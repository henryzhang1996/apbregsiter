==> flow/design.v <==
module Apb3_inst (
  input      [15:0]   apb_PADDR,
  input      [0:0]    apb_PSEL,
  input               apb_PENABLE,
  output              apb_PREADY,
  input               apb_PWRITE,
  input      [31:0]   apb_PWDATA,
  output reg [31:0]   apb_PRDATA,
  output     [0:0]    dmaTrig,
  input      [0:0]    dmaClr,
  input      [0:0]    dmaBusy,
  input      [18:0]   dmaDatTrans,
  input      [15:0]   dmaPeriSel,
  output     [31:0]   dmaMemStratAddr,
  input               clk,
  input               reset
);
  reg        [31:0]   DmaCtrlreg;
  reg        [31:0]   DmaCfgAreg;
  reg        [31:0]   DmaCfgBreg;
  wire                RegWr;
  wire                RegRd;
  assign dmaTrig = DmaCtrlreg[0 : 0];
  assign dmaMemStratAddr = DmaCfgBreg[31 : 0];
  assign RegWr = ((apb_PSEL[0] && apb_PENABLE) && apb_PWRITE);
  assign RegRd = ((apb_PSEL[0] && (! apb_PENABLE)) && (! apb_PWRITE));
  assign apb_PREADY = 1'b1;
  always @ (*) begin
    apb_PRDATA = 32'h0;
    if(RegRd)begin
      case(apb_PADDR)
        16'h000a : begin
          apb_PRDATA[0 : 0] = DmaCtrlreg[0 : 0];
          apb_PRDATA[1 : 1] = DmaCtrlreg[1 : 1];
          apb_PRDATA[3 : 2] = DmaCtrlreg[3 : 2];
          apb_PRDATA[4 : 4] = DmaCtrlreg[4 : 4];
          apb_PRDATA[7 : 5] = DmaCtrlreg[7 : 5];
          apb_PRDATA[26 : 8] = DmaCtrlreg[26 : 8];
          apb_PRDATA[31 : 27] = DmaCtrlreg[31 : 27];
        end
        16'h000e : begin
          apb_PRDATA[15 : 0] = DmaCfgAreg[15 : 0];
          apb_PRDATA[31 : 16] = DmaCfgAreg[31 : 16];
        end
        16'h0012 : begin
          apb_PRDATA[31 : 0] = DmaCfgBreg[31 : 0];
        end
        default : begin
        end
      endcase
    end
  end
  always @ (posedge clk or posedge reset) begin
    if (reset) begin
      DmaCtrlreg <= 32'h30000bb0;
      DmaCfgAreg <= 32'h0;
      DmaCfgBreg <= 32'h000004d2;
    end else begin
      if((dmaClr == 1'b1))begin
        DmaCtrlreg[1 : 1] <= 1'b1;
      end
      if((dmaBusy == 1'b1))begin
        DmaCtrlreg[4 : 4] <= 1'b1;
      end
      DmaCtrlreg[26 : 8] <= dmaDatTrans;
      DmaCfgAreg[15 : 0] <= dmaPeriSel;
      if(RegWr)begin
        case(apb_PADDR)
          16'h000a : begin
            DmaCfgAreg[15 : 0] <= 16'h0;
            DmaCtrlreg[0 : 0] <= apb_PWDATA[0 : 0];
            DmaCtrlreg[1 : 1] <= (apb_PWDATA[1 : 1] | DmaCtrlreg[1 : 1]);
            DmaCtrlreg[4 : 4] <= ((~ apb_PWDATA[4 : 4]) & DmaCtrlreg[4 : 4]);
            DmaCtrlreg[31 : 27] <= apb_PWDATA[31 : 27];
          end
          16'h000e : begin
            DmaCfgAreg[15 : 0] <= ((~ apb_PWDATA[15 : 0]) & DmaCfgAreg[15 : 0]);
          end
          16'h0012 : begin
            DmaCfgBreg[31 : 0] <= apb_PWDATA[31 : 0];
          end
          default : begin
          end
        endcase
      end
      if(RegRd)begin
        case(apb_PADDR)
          16'h000a : begin
            DmaCfgBreg[31 : 0] <= 32'h00000d05;
          end
          default : begin
          end
        endcase
      end
    end
  end
endmodule
# Step by step through the tools: Apb3_inst
# Tool output for the design above, in the order of the flow.
# Lines are those of the file above, counted from 1.
# Cell names lack the library's common part.
# Not given: -
[inputs]
design = "Apb3_inst"
clock_port = "clk"
library = "sky130hd"
pvt_corner = "tt_025C_1v80"

# Word level
# Counts by Yosys on the flattened word-level netlist (proc, flatten, opt, wreduce; memories kept). Register bits leave out memories and registers merged into their read ports (data or address); mux counts leave out enables and synchronous resets folded into registers. Print and check cells are left out. Cells with the same type and inputs are merged into one.
[classes]
n_eq = 3
n_mux = 21
bitwise = 5
reduce_logical = 7
[op_table]
columns = ["op", "n"]
rows = [
  ["32-bit 2-to-1 mux", 5],
  ["16-bit by 4-bit == test with 1-bit output with constant B", 2],
  ["16-bit parallel mux with 2-bit select", 1],
  ["8-bit parallel mux with 3-bit select", 1],
  ["11-bit parallel mux with 2-bit select", 1],
  ["16-bit AND", 1],
  ["16-bit by 5-bit == test with 1-bit output with constant B", 1],
  ["16-bit inverter", 1],
  ["16-bit 2-to-1 mux", 1],
  ["5-bit parallel mux with 2-bit select", 1],
  ["3-bit parallel mux with 3-bit select", 1],
  ["1-bit parallel mux with 3-bit select", 3],
  ["1-bit 2-to-1 mux", 6],
  ["1-bit logical AND", 4],
  ["2-bit parallel mux with 2-bit select", 1],
  ["1-bit logical NOT", 2],
  ["2-bit AND reduction", 1],
  ["1-bit AND", 1],
  ["1-bit OR", 1],
  ["1-bit inverter", 1],
]
[bits]
regBits = 75
in_bits = 90
output_inout_bits = 66
elab_cells = 41

# Logic depth
# Depth = most cells in a row (Yosys ltp): at word level without a register or memory, in the mapped netlist without a sequential cell, where the memories' decode and read muxes count.
[logic_depth]
word_depth = 5
ABC_AREA = 0
mapped_depth = 8
mapped_depth_nobuf = 4

# Netlist
# Yosys stat after the flow's synthesis: flattened, memories mapped to cells. It holds for the ABC_AREA given above (unset counts as 0); a run with the other value may have another netlist.
# Totals and module areas in this step are rounded.
[mapped]
mapped_cells = 366
synth_area_um2 = 3560
seq_area_um2 = 1890
flip_flops = 75
buffers = 35
[by_type]
columns = ["cell", "n", "area_total_um2"]
rows = [
  ["dfrtp_1", 64, 1.6E+03],
  ["dfstp_2", 11, 289.027],
  ["a21oi_1", 53, 265.254],
  ["o21ai_0", 48, 240.23],
  ["nand3_1", 33, 165.158],
  ["a22o_1", 16, 140.134],
  ["o31ai_1", 17, 127.622],
  ["nand2b_1", 12, 75.072],
  ["nand2_1", 19, 71.318],
  ["nor2_1", 19, 71.318],
  ["mux2_2", 6, 67.565],
  ["buf_2", 12, 60.058],
  ["clkbuf_1", 16, 60.058],
  ["nand3b_1", 5, 37.536],
  ["buf_6", 3, 33.782],
  ["a32oi_1", 3, 26.275],
  ["nor4_2", 2, 25.024],
  ["buf_4", 3, 22.522],
]
# Other cell types: 17; their cells: 24.

# Path before layout
# Source: OpenSTA report_checks on the synthesized netlist (no wires, ideal clock, input and output delay 20% of the period each), path of least setup slack; recovery checks are left aside. Register names are those of the netlist, which keeps one name where synthesis merged equal registers.
[synth_timing]
kind = "input port to output port"
from = "input port apb_PADDR[9]"
to = "output port apb_PRDATA[23]"
tclk_ps = 2230
in_delay_ps = 446
out_delay_ps = 446
t_first_pin_ps = 446
arrival_ps = 1737
t_required_ps = 1784
path_slack_ps = 47
path_delay_ps = 1291
driving_pins = 6
n_path_buf = 2
period_less_setup_slack_ps = 2183
# "path_delay_ps" is the arrival time less input delay plus setup time.
# At an output port there is no setup time.
# "driving_pins": output pins that drive a net of the path, with the launching flip-flop's if there is one; two outputs of one cell count as two.
# "period_less_setup_slack_ps" is the clock period less the worst setup slack; recovery checks do not enter. This is arithmetic on one report: input and output delays are still those of the set period (20% each).
# Between the ends stands the longest chain of elaborated cells between them, by number of cells; it is not shown to be the way that was timed. Of several equally long chains one is given.
# Each line given opens the expression or statement behind the cell; cells for indexed reads and writes are added by Yosys, which also makes memories of some case tables.
[synth_via]
cell_sequence = "nor4_2 nand4_1 buf_2 nor3_2 buf_2 a22o_1"
elab_chain_cells = 3
cone_cells = 4
classes_between = "eq/ne (2); mux (2)"
[synth_lines]
columns = ["item", "line", "text"]
rows = [
  ["from (decl)", 2, "input      [15:0]   apb_PADDR,"],
  ["16-bit by 5-bit == test with 1-bit output", 31, "case(apb_PADDR)"],
  ["11-bit parallel mux with 2-bit select", 31, ""],
  ["32-bit 2-to-1 mux", 30, "if(RegRd)begin"],
  ["to (decl)", 8, "output reg [31:0]   apb_PRDATA,"],
]

# Worst path after layout
# From the final timing report of job 1: the path of least setup slack in the routed layout; clock arrival at registers is part of the times.
# The path's times are printed in steps of 10 ps; the period is the one set.
[layout_timing]
kind = "input port to output port"
from = "input port apb_PWRITE"
to = "output port apb_PRDATA[23]"
tclk_ps = 2520
in_delay_ps = 500
out_delay_ps = 500
t_first_pin_ps = 500
arrival_ps = 2030
t_required_ps = 2020
path_slack_ps = -10
driving_pins = 8
n_path_buf = 4
# Between the ends stands the longest chain of elaborated cells between them, by number of cells; it is not shown to be the way that was timed. Of several equally long chains one is given.
[layout_via]
cell_sequence = "clkdlybuf4s50_1 nor2_2 nand2_2 nor3_4 buf_6 buf_16 a22o_1 buf_2"
elab_chain_cells = 3
cone_cells = 3
lines_between = 2
classes_between = "mux (1); reduce/logical (2)"
[layout_lines]
columns = ["item", "line", "text"]
rows = [
  ["from (decl)", 6, "input               apb_PWRITE,"],
  ["1-bit logical NOT", 26, "assign RegRd = ((apb_PSEL[0] && (! apb_PENABLE)) && (! apb_PWRITE));"],
  ["1-bit logical AND", 26, ""],
  ["32-bit 2-to-1 mux", 30, "if(RegRd)begin"],
  ["to (decl)", 8, "output reg [31:0]   apb_PRDATA,"],
]

# Settings and measured results of 2 stored flow runs for module Apb3_inst (sky130hd), not sorted in any way. The constraints put input and output delay at 20% of the set period each and load the outputs with 0.01 pF.
# "worst_path_allowed_less_slack_ps" = time allowed to the worst setup path (clock period - input delay - output delay, where it has them) - its slack; a late launch clock adds to it, a late capture clock takes from it.
# "totalPower_mw": no workload was simulated; the value follows from the tool's default switching activity.
# "worst_path_allowed_less_slack_ps" is given in steps of 10 ps.
# Measured values are rounded.

[[run]]
name = "job 1"
[run.settings]
period_ns = 2.52
CAP_MARGIN = 20
CORE_MARGIN = 2
CORE_UTILIZATION = 40
SLEW_MARGIN = 20
[run.results]
totalPower_mw = 2.36
worst_path_allowed_less_slack_ps = 1520
timing.worst_path_kind = "input port to output port"
finalUtil_pct = 66.6
worstSetupSlack_ps = -11
yosys.chip_area_um2 = 3560
total_die_area_um2 = 9670

[[run]]
name = "job 2"
[run.settings]
period_ns = 2.43
CORE_UTILIZATION = 55
SETUP_SLACK_MARGIN = -0.14
PLACE_DENSITY = 0.54
CORE_MARGIN = 3
CELL_PAD_IN_SITES_DETAIL_PLACEMENT = 0
TNS_END_PERCENT = 45
GPL_ROUTABILITY_DRIVEN = 0
CTS_CLUSTER_DIAMETER = 250
CAP_MARGIN = 25
MAX_ROUTING_LAYER = "met4"
SLEW_MARGIN = 20
[run.results]
totalPower_mw = 2.76
worst_path_allowed_less_slack_ps = 2360
timing.worst_path_kind = "input port to flip-flop"
finalUtil_pct = 94.2
worstSetupSlack_ps = -416
yosys.chip_area_um2 = 3560
total_die_area_um2 = 7470
